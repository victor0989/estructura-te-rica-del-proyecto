==> flow/design.v <==
module STATE_REGISTER (
    input clock,
    input reset,
    input clock_enable,
    input mmu_ready,
    input is_sleep,
    input is_illegal,
    input is_load_store,
    input is_branch_taken,
    input is_fence,
    input exception_triggered,
    input singlestep_trap_triggered,
    input timer_interrupt_triggered,
    input [35:0] csr_trapvec_from_CSR,
    input [63:0] mmu_result_data,
    input [15:0] mmu_result_code,
    input [63:0] regD_data,
    input [35:0] target_address,
    input [35:0] pc_of_next_inst,
    input [63:0] cycle_count,
    output reg in_final_state_of_instr,
    output reg [35:0] pc,
    output reg [31:0] inst,
    output reg [15:0] inst_code,
    output reg [31:0] inst_count
);
    localparam BEGIN_STATE       = 4'd0;
    localparam PRE_EXEC_STATE    = 4'd1;
    localparam EXEC_STATE        = 4'd2;
    localparam RD_WR_STATE       = 4'd3;
    localparam BRANCH_STATE      = 4'd4;
    localparam EXCEPT_STATE      = 4'd5;
    localparam FENCE_STATE       = 4'd6;
    localparam SLEEP_STATE       = 4'd7;
    localparam ILLEGAL_STATE     = 4'd8;
    reg [3:0] state, next_state;
    reg [63:0] hold;
    reg [15:0] hold_code;
    localparam NOP_INSTRUCTION = 32'h0000_0013;  
    always @* begin
        case (state)
            BEGIN_STATE:    next_state = PRE_EXEC_STATE;
            PRE_EXEC_STATE: next_state = EXEC_STATE;
            EXEC_STATE: begin
                if (is_sleep)
                    next_state = SLEEP_STATE;
                else if (is_illegal)
                    next_state = ILLEGAL_STATE;
                else if (is_load_store)
                    next_state = RD_WR_STATE;
                else if (is_branch_taken)
                    next_state = BRANCH_STATE;
                else
                    next_state = EXEC_STATE;
            end
            RD_WR_STATE: begin
                if (is_fence)
                    next_state = FENCE_STATE;
                else if (is_branch_taken)
                    next_state = BRANCH_STATE;
                else
                    next_state = EXEC_STATE;
            end
            BRANCH_STATE:  next_state = EXEC_STATE;
            EXCEPT_STATE:  next_state = PRE_EXEC_STATE;
            FENCE_STATE:   next_state = PRE_EXEC_STATE;
            SLEEP_STATE:   next_state = SLEEP_STATE;
            ILLEGAL_STATE: next_state = ILLEGAL_STATE;
            default:       next_state = ILLEGAL_STATE;
        endcase
        in_final_state_of_instr = (next_state != RD_WR_STATE) &&
                                  (next_state != BRANCH_STATE) &&
                                  (state != SLEEP_STATE) &&
                                  (state != EXCEPT_STATE) &&
                                  (state != FENCE_STATE);
        if (exception_triggered && ((state == EXEC_STATE) || (state == RD_WR_STATE) || (state == BRANCH_STATE))) begin
            next_state = EXCEPT_STATE;
        end else if ((singlestep_trap_triggered || timer_interrupt_triggered) && (next_state == EXEC_STATE)) begin
            next_state = EXCEPT_STATE;
        end
    end
    always @(posedge clock or posedge reset) begin
        if (reset) begin
            state      <= BEGIN_STATE;
            pc         <= 36'h4_0000_0000;      
            inst       <= NOP_INSTRUCTION;      
            inst_code  <= 16'b0;
            hold       <= 64'b0;
            hold_code  <= 16'b0;
            inst_count <= 32'b0;
        end else if (clock_enable) begin
            if (state == BEGIN_STATE) begin
                if (!mmu_ready || (cycle_count < 64'd2)) begin
                    state <= BEGIN_STATE;
                end else begin
                    state     <= PRE_EXEC_STATE;
                    inst      <= NOP_INSTRUCTION;
                    inst_code <= 16'b0;
                    pc        <= pc + 36'd4;
                end
            end else if (mmu_ready) begin
                if (next_state == EXEC_STATE) begin
                    if (state == RD_WR_STATE) begin
                        inst       <= hold[63:32];
                        inst_code  <= hold_code;
                        inst_count <= inst_count + 32'd1;
                    end else begin
                        inst       <= mmu_result_data[63:32];
                        inst_code  <= mmu_result_code;
                        inst_count <= inst_count + 32'd1;
                    end
                end
                if ((next_state == RD_WR_STATE) || (state == EXEC_STATE)) begin
                    hold      <= mmu_result_data;
                    hold_code <= mmu_result_code;
                end
                if ((next_state == EXEC_STATE) || (next_state == PRE_EXEC_STATE)) begin
                    pc <= pc + 36'd4;
                end else if (next_state == BRANCH_STATE) begin
                    pc   <= target_address + 36'd4;
                    hold <= regD_data;
                end else if (next_state == EXCEPT_STATE) begin
                    pc        <= csr_trapvec_from_CSR;   
                    inst      <= NOP_INSTRUCTION;        
                    inst_code <= 16'b0;
                end else if (next_state == FENCE_STATE) begin
                    pc        <= pc_of_next_inst;        
                    inst      <= NOP_INSTRUCTION;
                    inst_code <= 16'b0;
                end
                state <= next_state;
            end
        end
    end
endmodule
# == From RTL to reports: STATE_REGISTER ==
# Tool output for the design above, in the order of the flow.
# Line numbers count from 1 in the design file above.
# Operators: Yosys type, input widths -> output width; for muxes data width and select width s.
# Library cell names are shortened.
# Not given: n/a
# setup
top_module,STATE_REGISTER
clock_port,clock
lib,sky130hd
lib_corner,tt_025C_1v80

# == Word-level counts ==
# Yosys after proc, flatten, opt, wreduce and memory -nomap, before mapping. Memory bits, and registers merged into a memory's read port (data or address), are not among the register bits. Print and check cells are not counted. Equal cells are merged and count once.
# word_totals
regBits,200
in_bits,328
wordCells,95
# classes
reduce_logical,24
n_mux,39
n_logic,1
compare,1
equal,20
add_sub_neg,3
# op_table
cell,n
$mux 32,9
$mux 36,7
$mux 64,3
$mux 16,9
$add 36x3->36 const B,2
$lt 64x2->1 const B,1
$add 32x1->32 const B,1
$eq 4x3->1 const B,7
$mux 4,7
$eq 4x2->1 const B,5
$pmux 4 s5,1
$ne 4x3->1 const B,4
$reduce_and 4->1,3
$eq 4x1->1 const B,2
$logic_and 1x1->1,6
$logic_or 1x1->1,6
$reduce_and 3->1,2
$mux 3,2
$reduce_bool 5->1,1
$ne 4x2->1 const B,1
$logic_not 4->1,1
$reduce_or 3->1,1
$ne 2x2->1 const B,1
$reduce_and 2->1,1
$reduce_bool 2->1,1
$reduce_or 2->1,1
$not 1->1,1
$logic_not 1->1,1
$mux 1,1

# == Depth ==
# Longest topological path by Yosys (ltp), each cell counted once; first at word level (registers and memories cut), then after technology mapping (sequential cells cut; the memories' decode and read muxes count).
# depth
depth_word,17
ABC_AREA,0
ltp_mapped,11
depth_no_buf,8

# == After synthesis ==
# Source: synth_stat.txt of the flow (Yosys; design flattened, memories mapped). It holds for the ABC_AREA given above (unset counts as 0); a run with the other value may have another netlist.
# Totals and module areas in this step are rounded.
# mapped
buffers,67
yosys_area_um2,10200
flip_flops,173
seq_area_um2,4340
cell_count,1097
# by_type
cell,n,area_total_um2
dfrtp_1,168,4.2E+03
mux2i_1,55,550.528
xnor2_1,42,367.853
a21oi_1,73,365.35
o21ai_0,73,365.35
nand2_1,93,349.085
o22ai_1,45,281.52
nor2_1,72,270.259
nand3_1,53,265.254
nand4_1,34,212.704
mux2_2,18,202.694
a211oi_1,23,172.666
and3_1,27,168.912
nor4_1,24,150.144
xor2_1,16,140.134
dfstp_2,5,131.376
and4_1,14,122.618
clkbuf_1,32,120.115
# Not listed: further types 58, cells in them 230.

# == Worst setup path after synthesis ==
# OpenSTA on the mapped netlist: ideal clock, no wires. The path of least setup slack (recovery checks aside). Input and output delay are each 20% of the period. Register names are those of the netlist, which keeps one name where synthesis merged equal registers.
# synth_path
path_kind,input-to-output
from,input is_load_store
to,output in_final_state_of_instr
out_delay_ps,726
path_delay_ps,1196
path_stages,5
required_time_ps,2904
period_ps,3630
setup_slack_ps,982
arrival_ps,1922
synth_period_reached_ps,2648
# "path_delay_ps" is the arrival time less input delay plus setup time.
# At an output port there is no setup time.
# "path_stages": output pins that drive a net of the path, with the launching flip-flop's if there is one; two outputs of one cell count as two.
# "synth_period_reached_ps" is the clock period less the worst setup slack; recovery checks do not enter. This is arithmetic on one report: input and output delays are still those of the set period (20% each).
# The rows between start and end are the longest chain of elaborated cells between them; the timing report does not say that the signal goes this way. Where chains are equally long, one stands for them.
# A line is the first line of the expression or statement that the cell stems from. Yosys adds cells for indexed reads and writes and turns some case tables into memories.
# synth_between
cell_sequence,nor2b_1 o21ai_0 nand2_1 o41ai_1 a21oi_1
elab_chain_cells,9
cone_cells,10
lines_between,6
# synth_lines
element,line,source
"start, declared",8,"input is_load_store,"
$mux 3,49,else if (is_load_store)
$mux 4,47,else if (is_illegal)
$mux 4,45,if (is_sleep)
$pmux 4 s5,41,case (state)
$ne 4x2->1,71,in_final_state_of_instr = (next_state != RD_WR_STATE) &&
$logic_and 1x1->1 x4,71,
"end, declared",21,"output reg in_final_state_of_instr,"

# == Path in the finished layout ==
# From the final timing report of run 1: the path of least setup slack in the routed layout; clock arrival at registers is part of the times.
# The report prints the path's times to 10 ps; the period is as set.
# layout_path
path_kind,reg-to-reg
from,register state
to,register pc[7]
required_time_ps,1880
setup_slack_ps,-1200
path_stages,12
period_ps,1530
arrival_ps,3070
# An end named without its bit number is one bit of that signal or, where synthesis recoded a state register, one of its new flip-flops.
# The rows between start and end are the longest chain of elaborated cells between them; the timing report does not say that the signal goes this way. Where chains are equally long, one stands for them.
# At most two assigning lines are given for a register; there are more.
# layout_between
cell_sequence,dfrtp_1 buf_6 o21a_4 nor4_4 buf_4 a31oi_4 buf_4 buf_4 and3_1 a21oi_2 o2111ai_2 and3_1
elab_chain_cells,14
cone_cells,34
# layout_lines
element,line,source
"start, declared",36,"reg [3:0] state, next_state;"
"start, assigned",84,state      <= BEGIN_STATE;
"start, assigned",131,state <= next_state;
$logic_not 4->1,41,case (state)
$reduce_or 3->1,n/a,
$pmux 4 s5,41,
$eq 4x2->1,78,end else if ((singlestep_trap_triggered || timer_interrupt_triggered) && (next_state == EXEC_STATE)) begin
$logic_and 1x1->1,78,
$mux 4,78,
$mux 4,76,if (exception_triggered && ((state == EXEC_STATE) || (state == RD_WR_STATE) || (state == BRANCH_STATE))) begin
$eq 4x3->1,126,end else if (next_state == FENCE_STATE) begin
$mux 36,126,
$mux 36,122,end else if (next_state == EXCEPT_STATE) begin
$mux 36,119,end else if (next_state == BRANCH_STATE) begin
$mux 36,117,if ((next_state == EXEC_STATE) || (next_state == PRE_EXEC_STATE)) begin
$mux 36,101,end else if (mmu_ready) begin
$mux 36,92,if (state == BEGIN_STATE) begin
"end, assigned",99,pc        <= pc + 36'd4;
"end, assigned",118,pc <= pc + 36'd4;
"end, declared",22,"output reg [35:0] pc,"

# 2 stored runs of STATE_REGISTER in the flow (synthesis by Yosys, layout by OpenROAD, sky130hd cells), in arbitrary order. Constraints: input delay and output delay 20% of the set period each, output load 0.01 pF.
# "timing.achieved_period_ps" is the run's clock period less its worst setup slack. It is reckoned from that one timing run; input and output delays stay at 20% of the period that was set.
# "totalPower_w": no workload was simulated; the value follows from the tool's default switching activity.
# The results are shown rounded.
# Among the settings, -- means not set for that run.
# Among the results, -- means that no value is shown for the run.
run,period_ns,CORE_UTILIZATION,SETUP_SLACK_MARGIN,PLACE_DENSITY,TNS_END_PERCENT,GPL_TIMING_DRIVEN,GPL_ROUTABILITY_DRIVEN,CTS_CLUSTER_SIZE,SLEW_MARGIN,CAP_MARGIN,CORE_MARGIN,PLACE_DENSITY_LB_ADDON,CORE_ASPECT_RATIO,CELL_PAD_IN_SITES_GLOBAL_PLACEMENT,ABC_AREA,MIN_ROUTING_LAYER,MAX_ROUTING_LAYER,yosys_chip_area_um2,dieArea_um2,final_cell_area_um2,final_util_pct,setup_ws_ps,fin_hold_ws_ps,totalPower_w,timing.achieved_period_ps
run 1,1.53,28,0.04,0.73,60,0,0,10,5,20,2,--,--,--,--,--,--,10200,37800,18900,52.9,-1200,277,0.0245,2728
run 2,4.41,57,--,--,--,1,--,--,20,20,2,0.23,1.18,2,1,met2,met5,--,--,--,--,--,--,--,--
# Run 2: not finished: placement ended with error FLW-0024
