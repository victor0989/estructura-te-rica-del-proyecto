==> flow/design.v <==
module REGS (
    input  wire         clock,
    input  wire         clock_enable,
    input  wire         reset_in,
    input  wire         mmu_ready,
    input  wire   [3:0] reg1_addr,
    input  wire   [3:0] reg2_addr,
    input  wire   [3:0] reg3_addr,
    output wire  [63:0] reg1_data,
    output wire  [63:0] reg2_data,
    output wire  [63:0] reg3_data,
    output wire  [63:0] regLR_data,
    output wire  [63:0] regSP_data,
    input  wire   [3:0] regD_addr,
    input  wire  [63:0] regD_data,
    input  wire         reg_write_en
);       
    reg [63:0] regs [15:0];
    assign reg1_data = (reg1_addr == 4'd0) ? 64'b0 : regs[reg1_addr];
    assign reg2_data = (reg2_addr == 4'd0) ? 64'b0 : regs[reg2_addr];
    assign reg3_data = (reg3_addr == 4'd0) ? 64'b0 : regs[reg3_addr];
    assign regLR_data = regs[14];
    assign regSP_data = regs[15];
    genvar k;
    generate
        for (k = 1; k < 16; k = k + 1) begin : reg_block
            always @(posedge clock) begin
                if (clock_enable) begin
                    if (reset_in) begin
                        regs[k] <= 64'b0;
                    end else if (reg_write_en && (regD_addr == k) && mmu_ready) begin
                        regs[k] <= regD_data;
                    end
                end
            end
        end
    endgenerate
endmodule
# [Tool chain data of REGS]
# Tool output for the design above, in the order of the flow.
# Lines are those of the file above, counted from 1.
# Operators carry their Yosys type and port widths (W data, S select, Z words).
# Cell names lack the library's common part.
# The mark -- stands for no value.
[inputs] top="REGS" clock="clock" library="sky130hd" pvt_corner="tt_025C_1v80"

# [After elaboration]
# Yosys after proc, flatten, opt, wreduce and memory -nomap, before mapping. Print and check cells are not counted. Equal cells are merged and count once.
[word_totals] out_inout_bits=320 word_cells=159 input_bits=85 reg_bits=960
[classes] n_reduce_logical=63 equal=60 n_mux=21
[op_table] operator="$pmux W64 S15" n=3
[op_table] operator="$mux W64" n=18
[op_table] operator="$eq A4 B4 Y1 const B" n=32
[op_table] operator="$eq A4 B3 Y1 const B" n=16
[op_table] operator="$eq A4 B2 Y1 const B" n=8
[op_table] operator="$logic_and A1 B1 Y1" n=30
[op_table] operator="$reduce_and A2 Y1" n=15
[op_table] operator="$reduce_bool A2 Y1" n=15
[op_table] operator="$eq A4 B1 Y1 const B" n=4
[op_table] operator="$logic_not A4 Y1" n=3

# [Longest topological paths]
# Yosys ltp: most cells in a row. Word level: on the elaborated netlist, between registers, memories and ports. Mapped: between sequential cells and ports; inverters and the memories' decode and read muxes count.
[depth] depth_word=5 ABC_AREA=0 depth_mapped=9 ltp_nobuf=5

# [After synthesis]
# The flow's flattened synthesis, as Yosys stat reports it; memories are mapped. The netlist is that of the ABC_AREA named above (0 if unset); the other value can give another one.
[by_type] cell_type="edfxtp_1" n=960 area_total_um2=2.88E+04
[by_type] cell_type="a22oi_1" n=407 area_total_um2=3055.43
[by_type] cell_type="a21oi_1" n=568 area_total_um2=2.84E+03
[by_type] cell_type="a221oi_1" n=227 area_total_um2=1.99E+03
[by_type] cell_type="mux2i_1" n=165 area_total_um2=1.65E+03
[by_type] cell_type="a22o_1" n=140 area_total_um2=1.23E+03
[by_type] cell_type="mux2_2" n=99 area_total_um2=1.11E+03
[by_type] cell_type="buf_2" n=198 area_total_um2=990.95
[by_type] cell_type="clkbuf_1" n=237 area_total_um2=889.603
[by_type] cell_type="nand2_1" n=207 area_total_um2=776.995
[by_type] cell_type="nor2b_1" n=116 area_total_um2=725.696
[by_type] cell_type="o22ai_1" n=113 area_total_um2=706.928
[by_type] cell_type="nor2_1" n=167 area_total_um2=626.851
[by_type] cell_type="o21ai_0" n=120 area_total_um2=600.576
[by_type] cell_type="a31oi_1" n=74 area_total_um2=462.944
[by_type] cell_type="mux2_1" n=41 area_total_um2=461.693
[by_type] cell_type="and3b_1" n=48 area_total_um2=420.403
[by_type] cell_type="a222oi_1" n=36 area_total_um2=360.346
# Not listed: further types 61, cells in them 790.
[mapped] mapped_cells=4713 synth_area_um2=53696.5 buffers=493 sequential_area_um2=28827.6 flip_flops=960

# [Timing after synthesis]
# OpenSTA on the mapped netlist: ideal clock, no wires. The path of least setup slack (recovery checks aside). Input and output delay are each 20% of the period. Register names are those of the netlist, which keeps one name where synthesis merged equal registers.
[synth_timing] kind="input port to flip-flop" startpoint="in mmu_ready" endpoint="reg regs[3][0]" setup_slack_ns=1.289 t_first_pin_ns=1.268 setup_time_ns=0.494 driving_pins=4 t_arrival_ns=4.557 required_ns=5.846 delay_ns=3.783 input_delay_ns=1.268 clock_period_ns=6.34 synth_period_reached_ns=5.051
# "delay_ns" is the arrival time less input delay plus setup time.
# "driving_pins" counts driving pins, that of a launching flip-flop among them; a cell with two outputs on the path counts twice.
# "synth_period_reached_ns" is the clock period less the worst setup slack; recovery checks do not enter. This is arithmetic on one report: input and output delays are still those of the set period (20% each).
# Between the ends stands the longest chain of elaborated cells between them, by number of cells; it is not shown to be the way that was timed. Of several equally long chains one is given.
# A line is the first line of the expression or statement that the cell stems from. Yosys adds cells for indexed reads and writes and turns some case tables into memories.
# The path ends at the enable pin of a flip-flop; only ways to that pin are counted.
[synth_via] path_cell_list="nand2_1 > nor3_1 > a31oi_1 > nor2b_1" elab_chain_len=3 cells_between=3 lines_between=1 cone_classes="reduce/logical (3)"
[synth_lines] item="start: declaration" line=5 source="input  wire         mmu_ready,"
[synth_lines] item="$logic_and A1 B1 Y1" line=31 source="end else if (reg_write_en && (regD_addr == k) && mmu_ready) begin"
[synth_lines] item="$reduce_bool A2 Y1"
[synth_lines] item="$reduce_and A2 Y1"
[synth_lines] item="end: assignment" line=30 source="regs[k] <= 64'b0;"
[synth_lines] item="end: assignment" line=32 source="regs[k] <= regD_data;"
[synth_lines] item="end: declaration" line=18 source="reg [63:0] regs [15:0];"

# [Timing after layout]
# Path of least setup slack in the final report of run 1 (OpenROAD, finished layout, wires in). Where an end is a register, its clock arrival counts in the times.
[layout_timing] kind="input port to output port" startpoint="in reg3_addr[3]" endpoint="out reg3_data[7]" driving_pins=9 input_delay_ns=0.78 clock_period_ns=3.89 setup_slack_ns=-0.09 t_first_pin_ns=0.78 out_delay_ns=0.78 required_ns=3.11 t_arrival_ns=3.20
# Between the ends stands the longest chain of elaborated cells between them, by number of cells; it is not shown to be the way that was timed. Of several equally long chains one is given.
[layout_via] path_cell_list="buf_8 > buf_12 > and2_1 > a21oi_1 > o22ai_1 > a221oi_1 > a21oi_1 > buf_4 > clkdlybuf4s50_1" elab_chain_len=3 cells_between=18 lines_between=1 cone_classes="eq/ne (15); mux (2); reduce/logical (1)"
[layout_lines] item="start: declaration" line=8 source="input  wire   [3:0] reg3_addr,"
[layout_lines] item="$eq A4 B4 Y1" line=21 source="assign reg3_data = (reg3_addr == 4'd0) ? 64'b0 : regs[reg3_addr];"
[layout_lines] item="$pmux W64 S15" line=21
[layout_lines] item="$mux W64" line=21
[layout_lines] item="end: declaration" line=11 source="output wire  [63:0] reg3_data,"

Lab notebook: REGS

Settings and measured results of 2 stored flow runs for module REGS (sky130hd), not sorted in any way. The constraints put input and output delay at 20% of the set period each and load the outputs with 0.01 pF.
"achieved clock period" is the run's clock period less its worst setup slack. It is reckoned from that one timing run; input and output delays stay at 20% of the period that was set.
By "worst setup path time" is meant the share of the clock period that the worst setup path is allowed (20% is reserved at inputs, 20% at outputs), minus its slack. Clock arrival times at its registers enter into it.
"power": no workload was simulated; the value follows from the tool's default switching activity.
[run 1] settings: period_ns=3.89, CAP_MARGIN=20, CORE_MARGIN=2, CORE_UTILIZATION=40, SLEW_MARGIN=20
[run 1] result: chip area after synthesis (Yosys) 53696.5 um2, die area 137189.0 um2, standard-cell area of the final layout 69972.1 um2, utilization 52.5 %, worst setup slack after layout -0.088 ns, total negative slack -0.713 ns, worst hold slack 0.863 ns, power 30.324 mW, achieved clock period 3.978 ns, worst setup path time 2.42 ns, worst setup path kind input port to output port
[run 2] settings: period_ns=3.83, CORE_UTILIZATION=15, PLACE_DENSITY=0.83, HOLD_SLACK_MARGIN=0.24, CORE_ASPECT_RATIO=0.53, TNS_END_PERCENT=70, CTS_CLUSTER_DIAMETER=328, MAX_ROUTING_LAYER=met5, CAP_MARGIN=20, CORE_MARGIN=2, SLEW_MARGIN=20
[run 2] result: chip area after synthesis (Yosys) 53696.5 um2, die area 363021.0 um2, standard-cell area of the final layout 78261.3 um2, utilization 22.0 %, worst setup slack after layout -0.097 ns, total negative slack -0.838 ns, worst hold slack 0.872 ns, power 32.376 mW, achieved clock period 3.927 ns, worst setup path time 2.40 ns, worst setup path kind input port to output port
