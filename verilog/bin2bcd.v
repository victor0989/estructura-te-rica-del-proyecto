==> flow/design.v <==
module bin2bcd (
    input  wire         clk,        
    input  wire         reset,      
    input  wire         start,      
    input  wire [12:0]  bin,        
    output reg          ready,      
    output reg          done_tick,  
    output wire [3:0]   bcd3,       
    output wire [3:0]   bcd2,       
    output wire [3:0]   bcd1,       
    output wire [3:0]   bcd0        
);
  localparam [1:0]
    IDLE = 2'b00,
    OP   = 2'b01,
    DONE = 2'b10;
  reg [1:0]  state_reg, state_next;
  reg [12:0] p2s_reg, p2s_next;    
  reg [3:0]  count_reg, count_next;  
  reg [3:0]  bcd3_reg, bcd3_next;
  reg [3:0]  bcd2_reg, bcd2_next;
  reg [3:0]  bcd1_reg, bcd1_next;
  reg [3:0]  bcd0_reg, bcd0_next;
  wire [3:0] bcd0_corr = (bcd0_reg > 4) ? (bcd0_reg + 3) : bcd0_reg;
  wire [3:0] bcd1_corr = (bcd1_reg > 4) ? (bcd1_reg + 3) : bcd1_reg;
  wire [3:0] bcd2_corr = (bcd2_reg > 4) ? (bcd2_reg + 3) : bcd2_reg;
  wire [3:0] bcd3_corr = (bcd3_reg > 4) ? (bcd3_reg + 3) : bcd3_reg;
  always @(*) begin
    state_next  = state_reg;
    ready       = 1'b0;
    done_tick   = 1'b0;
    count_next  = count_reg;
    p2s_next    = p2s_reg;
    bcd3_next   = bcd3_reg;
    bcd2_next   = bcd2_reg;
    bcd1_next   = bcd1_reg;
    bcd0_next   = bcd0_reg;
    case (state_reg)
      IDLE: begin
        ready = 1'b1;
        if (start) begin
          state_next = OP;
          p2s_next   = bin;      
          count_next = 4'd13;     
          bcd3_next  = 4'd0;
          bcd2_next  = 4'd0;
          bcd1_next  = 4'd0;
          bcd0_next  = 4'd0;
        end
      end
      OP: begin
        bcd0_next = {bcd0_corr[2:0], p2s_reg[12]};
        bcd1_next = {bcd1_corr[2:0], bcd0_reg[3]};
        bcd2_next = {bcd2_corr[2:0], bcd1_reg[3]};
        bcd3_next = {bcd3_corr[2:0], bcd2_reg[3]};
        p2s_next  = p2s_reg << 1;
        count_next = count_reg - 1;
        if (count_reg == 0)
          state_next = DONE;
      end
      DONE: begin
        done_tick = 1'b1;
        state_next = IDLE;
      end
      default: state_next = IDLE;
    endcase
  end
  always @(posedge clk or posedge reset) begin
    if (reset) begin
      state_reg <= IDLE;
      p2s_reg   <= 13'd0;
      count_reg <= 4'd0;
      bcd3_reg  <= 4'd0;
      bcd2_reg  <= 4'd0;
      bcd1_reg  <= 4'd0;
      bcd0_reg  <= 4'd0;
    end
    else begin
      state_reg <= state_next;
      p2s_reg   <= p2s_next;
      count_reg <= count_next;
      bcd3_reg  <= bcd3_next;
      bcd2_reg  <= bcd2_next;
      bcd1_reg  <= bcd1_next;
      bcd0_reg  <= bcd0_next;
    end
  end
  assign bcd3 = bcd3_reg;
  assign bcd2 = bcd2_reg;
  assign bcd1 = bcd1_reg;
  assign bcd0 = bcd0_reg;
endmodule
Step by step through the tools: bin2bcd. What the tools print for bin2bcd, step after step. Line numbers count from 1 in the design file above. Operators carry their Yosys type and port widths (W data, S select, Z words). Cell names lack the library's common part. A cell with -- has no value.

Top: bin2bcd. Clock input: clk. Library: sky130hd. Corner: tt_025C_1v80.

After elaboration. Counts by Yosys on the flattened word-level netlist (proc, flatten, opt, wreduce; memories kept). Register bits leave out memories and registers merged into their read ports (data or address). Print and check cells are left out. Cells with the same type and inputs are merged into one.

$add $sub $neg: 5. The entry for magnitude comparators reads 4. The entry for equality and inequality tests reads 4. The figure for multiplexer cells is 18. Reduce/logical cells: 5.

Operators by type and width (number): $pmux W4 S2 (5); $pmux W13 S2 (1); $gt A4 B3 Y1 const B (4); $mux W13 (1); $add A3 B2 Y3 const B (4); $mux W3 (4); $mux W4 (2); $ne A2 B2 Y1 const B (2); $reduce_and A2 Y1 (2); $sub A4 B1 Y4 const B (1); $logic_not A4 Y1 (1); $pmux W2 S2 (1); $mux W2 (2); $eq A2 B1 Y1 const B (1); $eq A2 B2 Y1 const B (1); $logic_not A2 Y1 (1); $reduce_bool A2 Y1 (1); $mux W1 (2).

Bits in registers: 35. Input bits: 16. Cells after elaboration: 43.

Logic depth. Depth = most cells in a row (Yosys ltp): at word level without a register or memory, in the mapped netlist without a sequential cell, where the memories' decode and read muxes count.

The entry for word-level depth reads 3. ABC_AREA: 1. For gate-level depth with buffers the number is 8.

Netlist. The flow's flattened synthesis, as Yosys stat reports it; memories are mapped. The netlist is that of the ABC_AREA named above (0 if unset); the other value can give another one. The area totals of this step are shown rounded.

Cell types: dfrtp_1 (number 35, area in all 875.84 µm²); nand2_1 (number 83, area in all 311.549 µm²); nand3_1 (number 29, area in all 145.139 µm²); inv_1 (number 27, area in all 101.347 µm²); ha_1 (number 5, area in all 62.56 µm²); o21a_1 (number 5, area in all 37.536 µm²); buf_6 (number 3, area in all 33.782 µm²); o22ai_1 (number 5, area in all 31.28 µm²); dfstp_2 (number 1, area in all 26.275 µm²); buf_4 (number 3, area in all 22.522 µm²); a21oi_1 (number 4, area in all 20.019 µm²); o21ai_0 (number 4, area in all 20.019 µm²); o21ai_1 (number 4, area in all 20.019 µm²); nand2_2 (number 3, area in all 18.768 µm²); a21oi_2 (number 1, area in all 8.758 µm²); inv_2 (number 2, area in all 7.507 µm²); nor2_1 (number 2, area in all 7.507 µm²); nor2_2 (number 1, area in all 6.256 µm²).

Not listed: further types 2, cells in them 2.

Under cell count stands 219. For cell area after synthesis the number is 1770 µm². The entry for sequential part of the area reads 902 µm². The entry for mapped flip-flops reads 36.

Path before layout. OpenSTA on the mapped netlist: ideal clock, no wires. The path of least setup slack (recovery checks aside). Input and output delay are each 20% of the period. Register names are those of the netlist, which keeps one name where synthesis merged equal registers.

Path type: reg-to-reg. Start: reg state_reg. End: reg p2s_reg[6]. Under clock period stands 2170 ps. The entry for setup time reads 124 ps. Under arrival time stands 1071 ps. Required time: 2046 ps. The entry for setup slack reads 975 ps. Under delay of the path stands 1195 ps. The figure for stages is 7. The figure for synthesis period reached is 1195 ps.

"delay of the path" = arrival - input delay + setup time. "stages": output pins that drive a net of the path, with the launching flip-flop's if there is one; two outputs of one cell count as two. "synthesis period reached" is the clock period less the worst setup slack; recovery checks do not enter. This is arithmetic on one report: input and output delays are still those of the set period (20% each). An end named without its bit number is one bit of that signal or, where synthesis recoded a state register, one of its new flip-flops.

Cell sequence: dfstp_2 nand2_1 nand2_2 inv_2 buf_6 nand2_1 nand3_1.

Ends and longest elaborated chain, post-synthesis: start: declaration (RTL line 17) `reg [1:0]  state_reg, state_next;`; start: assignment (RTL line 70) `state_reg <= IDLE;`; start: assignment (RTL line 79) `state_reg <= state_next;`; end: assignment (RTL line 71) `p2s_reg   <= 13'd0;`; end: assignment (RTL line 80) `p2s_reg   <= p2s_next;`; end: declaration (RTL line 18) `reg [12:0] p2s_reg, p2s_next;`.

No chain of elaborated cells between the ends is given.

Path in the finished layout. Path of least setup slack in the final report of record 1 (OpenROAD, finished layout, wires in). Where an end is a register, its clock arrival counts in the times. The path's times are printed in steps of 10 ps; the period is the one set.

Path type: reg-to-reg. Start: reg state_reg. End: reg bcd0_reg[3]. Under clock period stands 1290 ps. The entry for setup time reads 80 ps. Under arrival time stands 1500 ps. Required time: 1500 ps. The entry for setup slack reads 0 ps. The figure for stages is 8.

An end named without its bit number is one bit of that signal or, where synthesis recoded a state register, one of its new flip-flops.

Cell sequence: dfstp_2 inv_1 nand2_2 nand2_4 inv_8 buf_8 nand2_1 o21ai_1.

Ends and longest elaborated chain, after layout: start: declaration (RTL line 17) `reg [1:0]  state_reg, state_next;`; start: assignment (RTL line 70) `state_reg <= IDLE;`; start: assignment (RTL line 79) `state_reg <= state_next;`; end: assignment (RTL line 76) `bcd0_reg  <= 4'd0;`; end: assignment (RTL line 85) `bcd0_reg  <= bcd0_next;`; end: declaration (RTL line 23) `reg [3:0]  bcd0_reg, bcd0_next;`.

No chain of elaborated cells between the ends is given.

Ticket comment

Settings and measured results of 2 stored flow runs for module bin2bcd (sky130hd), not sorted in any way. The constraints put input and output delay at 20% of the set period each and load the outputs with 0.01 pF. "reached clock period": clock period set for the run, less the worst setup slack. It is reckoned from that one timing run; input and output delays stay at 20% of the period that was set. "critical path time": the worst setup path's part of the clock period (all of it between registers, 20% less for each end at a port) less its slack. A launch clock that arrives late makes it longer, a capture clock that arrives late makes it shorter. "critical path time" is known to 10 ps. The results are shown rounded.

Record 1 has these settings: period_ns 1.29; CORE_UTILIZATION 46; SETUP_SLACK_MARGIN 0.14; PLACE_DENSITY_LB_ADDON 0.15; CELL_PAD_IN_SITES_GLOBAL_PLACEMENT 0; TNS_END_PERCENT 50; ABC_AREA 1; GPL_TIMING_DRIVEN 0; CTS_CLUSTER_SIZE 60; SLEW_MARGIN 40; MIN_ROUTING_LAYER met2; CAP_MARGIN 20; CORE_MARGIN 2. The synthesized cell area stands at 1770 µm². For the area inside the die boundary the run shows 4360 µm². For the standard-cell area after routing the run shows 2580 µm². For the post-route utilization the run shows 69.9%. The worst slack on setup checks is -2 ps. The total negative setup slack stands at -2 ps. For the reached clock period the run shows 1292 ps. For the critical path time the run shows 1290 ps. Type of the worst setup path: reg-to-reg.

Record 2 has these settings: period_ns 1.8; CORE_UTILIZATION 28; SETUP_SLACK_MARGIN 0.48; PLACE_DENSITY_LB_ADDON 0.25; HOLD_SLACK_MARGIN -0.06; CORE_ASPECT_RATIO 0.64; CELL_PAD_IN_SITES_GLOBAL_PLACEMENT 0; CELL_PAD_IN_SITES_DETAIL_PLACEMENT 0; GPL_ROUTABILITY_DRIVEN 1; CTS_CLUSTER_DIAMETER 189; CAP_MARGIN 20; CORE_MARGIN 2; SLEW_MARGIN 20. The synthesized cell area stands at 1860 µm². For the area inside the die boundary the run shows 7340 µm². For the standard-cell area after routing the run shows 2950 µm². For the post-route utilization the run shows 46.4%. The worst slack on setup checks is 305 ps. The total negative setup slack stands at 0 ps. For the reached clock period the run shows 1495 ps. For the critical path time the run shows 1490 ps. Type of the worst setup path: reg-to-reg.
